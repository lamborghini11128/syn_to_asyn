==> flow/design.v <==
module test1( a, b, c, clk, rst );
    input  [7:0] a;
    input  [7:0] b;
    input        clk;
    input        rst;
    output [7:0] c;
    reg    [7:0] p1, next_p1;
    reg    [7:0] p2, next_p2;
    reg    [7:0] counter, next_counter;
    always@(*) begin
        if( rst )
            next_counter = 8'd0;
        else
            next_counter = counter + 8'd1;
    end
    always@(*) begin
        next_p1 = a + b;
    end
    always@(*) begin
        next_p2 = { 4'b0, p1[3:0] } * { 4'b0, p1[7:4] }; 
    end
    assign c = p2 * counter;
    always@( posedge clk ) begin 
        p1 = next_p1;
        p2 = next_p2;
        counter = next_counter;
    end
endmodule
# [From RTL to reports: test1]
# What the tools print for test1, step after step.
# Lines are those of the file above, counted from 1.
# Operators: Yosys type, input widths -> output width; for muxes data width and select width s.
# Library cell names are shortened.
# The mark - stands for no value.
[inputs] design="test1" clock="clk" lib="sky130hd" corner="tt_025C_1v80"

# [Elaborated design]
# Yosys after proc, flatten, opt, wreduce and memory -nomap, before mapping. Enables and synchronous resets that opt folds into registers are not counted as muxes. Memory bits, and registers merged into a memory's read port (data or address), are not among the register bits. Print and check cells are not counted. Equal cells are merged and count once.
[classes] add_sub_neg=2 n_mul=2
[op_table] cell="$mul 8x8->8" n=1
[op_table] cell="$mul 4x4->8" n=1
[op_table] cell="$add 8x1->8 const B" n=1
[op_table] cell="$add 8x8->8" n=1
[word_totals] regBits=24 inputBits=18 output_inout_bits=8 word_cells=7

# [Longest topological paths]
# Depth = most cells in a row (Yosys ltp): at word level without a register or memory, in the mapped netlist without a sequential cell, where the memories' decode and read muxes count.
[logic_depth] depth_word=1 abc_area=0 mapped_depth=15 mapped_depth_nobuf=14

# [Netlist]
# The flow's flattened synthesis, as Yosys stat reports it; memories are mapped. The netlist is that of the ABC_AREA named above (0 if unset); the other value can give another one.
# The area totals of this step are shown rounded.
[mapped] stdcells=243 area_mm2=0.00223 sequential_area_mm2=0.00048 flip_flops=24 buffers=4
[by_type] cell="dfxtp_1" n=24 type_area_um2=480.461
[by_type] cell="ha_1" n=36 type_area_um2=450.432
[by_type] cell="fa_1" n=17 type_area_um2=340.326
[by_type] cell="xnor2_1" n=26 type_area_um2=227.718
[by_type] cell="and2_1" n=34 type_area_um2=212.704
[by_type] cell="inv_1" n=38 type_area_um2=142.637
[by_type] cell="nand2_1" n=20 type_area_um2=75.072
[by_type] cell="xor2_1" n=7 type_area_um2=61.309
[by_type] cell="a21o_1" n=6 type_area_um2=45.043
[by_type] cell="nor2_1" n=10 type_area_um2=37.536
[by_type] cell="a21oi_1" n=5 type_area_um2=25.024
[by_type] cell="buf_4" n=3 type_area_um2=22.522
[by_type] cell="nand3_1" n=4 type_area_um2=20.019
[by_type] cell="a21oi_2" n=2 type_area_um2=17.517
[by_type] cell="o41ai_2" n=1 type_area_um2=16.266
[by_type] cell="and3_1" n=2 type_area_um2=12.512
[by_type] cell="nor2b_1" n=2 type_area_um2=12.512
[by_type] cell="o21bai_1" n=1 type_area_um2=7.507
# Other cell types: 5; their cells: 5.

# [Worst setup path after synthesis]
# Source: OpenSTA report_checks on the synthesized netlist (no wires, ideal clock, input and output delay 20% of the period each), path of least setup slack; recovery checks are left aside. Register names are those of the netlist, which keeps one name where synthesis merged equal registers.
[synth_timing] path_kind="register to output" startpoint="register counter[3]" endpoint="output port c[7]" clock_period_ns=4.59 out_delay_ns=0.918 t_first_pin_ns=0.000 t_arrival_ns=3.242 t_required_ns=3.672 setup_slack_ns=0.430 delay_ns=3.242 path_stages=13 n_path_buf=1 period_less_setup_slack_ns=4.16
# "delay_ns" is the arrival time less input delay plus setup time.
# A path that ends at an output port has no setup time.
# "path_stages": output pins that drive a net of the path, with the launching flip-flop's if there is one; two outputs of one cell count as two.
# "period_less_setup_slack_ns" is the clock period less the worst setup slack; recovery checks do not enter. This is arithmetic on one report: input and output delays are still those of the set period (20% each).
# The rows between start and end are the longest chain of elaborated cells between them; the timing report does not say that the signal goes this way. Where chains are equally long, one stands for them.
# A line is the first line of the expression or statement that the cell stems from. Yosys adds cells for indexed reads and writes and turns some case tables into memories.
[synth_via] path_cell_list="dfxtp_1 > buf_4 > and2_1 > fa_1 > inv_1 > fa_1 > fa_1 > fa_1 > inv_1 > ha_1 > a21oi_1 > xnor2_1 > xnor2_1" elab_chain_len=1 cone_cells=1 cone_lines=1 cone_classes="mul: 1"
[synth_rtl] element="from (decl)" line=9 source="reg    [7:0] counter, next_counter;"
[synth_rtl] element="from (assign)" line=26 source="counter = next_counter;"
[synth_rtl] element="$mul 8x8->8" line=22 source="assign c = p2 * counter;"
[synth_rtl] element="to (decl)" line=6 source="output [7:0] c;"

# [Path in the finished layout]
# From the final timing report of record 1: the path of least setup slack in the routed layout; clock arrival at registers is part of the times.
[layout_timing] path_kind="register to output" startpoint="register p2[1]" endpoint="output port c[7]" clock_period_ns=2.83 out_delay_ns=0.57 t_first_pin_ns=0.26 t_arrival_ns=3.42 t_required_ns=2.26 setup_slack_ns=-1.15 path_stages=14 n_path_buf=1
# The rows between start and end are the longest chain of elaborated cells between them; the timing report does not say that the signal goes this way. Where chains are equally long, one stands for them.
[layout_via] path_cell_list="dfxtp_4 > and2_4 > fa_2 > ha_1 > ha_1 > inv_1 > fa_1 > inv_2 > ha_4 > a21o_1 > a21oi_2 > xnor2_1 > xnor2_1 > buf_2" elab_chain_len=1 cone_cells=1 cone_lines=1 cone_classes="mul: 1"
[layout_rtl] element="from (decl)" line=8 source="reg    [7:0] p2, next_p2;"
[layout_rtl] element="from (assign)" line=25 source="p2 = next_p2;"
[layout_rtl] element="$mul 8x8->8" line=22 source="assign c = p2 * counter;"
[layout_rtl] element="to (decl)" line=6 source="output [7:0] c;"

==> runs of test1 <==
Measured results for test1: 2 stored runs of the Yosys and OpenROAD flow on sky130hd. The settings differ; the order carries no meaning. The constraints put input and output delay at 20% of the set period each and load the outputs with 0.01 pF.
"worst_setup_path_time_ns" = time allowed to the worst setup path (clock period - input delay - output delay, where it has them) - its slack; a late launch clock adds to it, a late capture clock takes from it.
"power.total_uw" rests on the timing tool's default activity at the inputs, not on a simulated workload.
Measured values are rounded.

[flow] record 1: files
==> flow/run.sh <==
#!/bin/bash
# the make line also repeats the synthesis and layout settings of config.mk as NAME=value (left out here)
make -C /OpenROAD-flow-scripts/flow DESIGN_CONFIG=/design/flow/config.mk WORK_HOME=/design/flow/orfs CLKGATE_MAP_FILE= finish
==> flow/config.mk <==
export PLATFORM = sky130hd
export DESIGN_NAME = test1
export DESIGN_NICKNAME = test1
export VERILOG_FILES = /design/flow/design.v
export SDC_FILE = /design/flow/constraint.sdc
export NUM_CORES = 4
export LEC_CHECK = 0
export CAP_MARGIN = 20
export CELL_PAD_IN_SITES_DETAIL_PLACEMENT = 0
export CORE_ASPECT_RATIO = 1.74
export CORE_MARGIN = 2
export CORE_UTILIZATION = 33
export CTS_CLUSTER_SIZE = 94
export GPL_TIMING_DRIVEN = 0
export PLACE_DENSITY_LB_ADDON = 0.16
export SETUP_SLACK_MARGIN = -0.28
export SLEW_MARGIN = 20
==> flow/constraint.sdc <==
create_clock -name core_clock -period 2.83 [get_ports {clk}]
set_input_delay 0.5660 -clock core_clock [delete_from_list [all_inputs] [get_ports {clk}]]
set_output_delay 0.5660 -clock core_clock [all_outputs]
set_load 0.01 [all_outputs]

[flow] record 1: metrics
[metrics] worst_setup_slack_ns = -1.15
[metrics] finish.stdcell_area_mm2 = 0.00285
[metrics] post_route_util_pct = 43.6
[metrics] power.total_uw = 1630
[metrics] yosys.chip_area_mm2 = 0.00223
[metrics] hold_worst_slack_ns = 0.496
[metrics] worst_setup_path_time_ns = 3.42
[metrics] critical_path_kind = register to output
[metrics] final_setup_tns_ns = -3.45
[metrics] die_area_mm2 = 0.00746

[flow] record 2: files
==> flow/run.sh <==
#!/bin/bash
# the make line also repeats the synthesis and layout settings of config.mk as NAME=value (left out here)
make -C /OpenROAD-flow-scripts/flow DESIGN_CONFIG=/design/flow/config.mk WORK_HOME=/design/flow/orfs CLKGATE_MAP_FILE= finish
==> flow/config.mk <==
export PLATFORM = sky130hd
export DESIGN_NAME = test1
export DESIGN_NICKNAME = test1
export VERILOG_FILES = /design/flow/design.v
export SDC_FILE = /design/flow/constraint.sdc
export NUM_CORES = 4
export LEC_CHECK = 0
export CAP_MARGIN = 40
export CELL_PAD_IN_SITES_GLOBAL_PLACEMENT = 3
export CORE_MARGIN = 2
export CORE_UTILIZATION = 50
export GPL_ROUTABILITY_DRIVEN = 0
export GPL_TIMING_DRIVEN = 0
export MIN_ROUTING_LAYER = met2
export PLACE_DENSITY_LB_ADDON = 0.29
export SETUP_SLACK_MARGIN = 0.83
export SLEW_MARGIN = 5
export TNS_END_PERCENT = 50
==> flow/constraint.sdc <==
create_clock -name core_clock -period 3.13 [get_ports {clk}]
set_input_delay 0.6260 -clock core_clock [delete_from_list [all_inputs] [get_ports {clk}]]
set_output_delay 0.6260 -clock core_clock [all_outputs]
set_load 0.01 [all_outputs]

[flow] record 2: no results, placement failed with FLW-0024
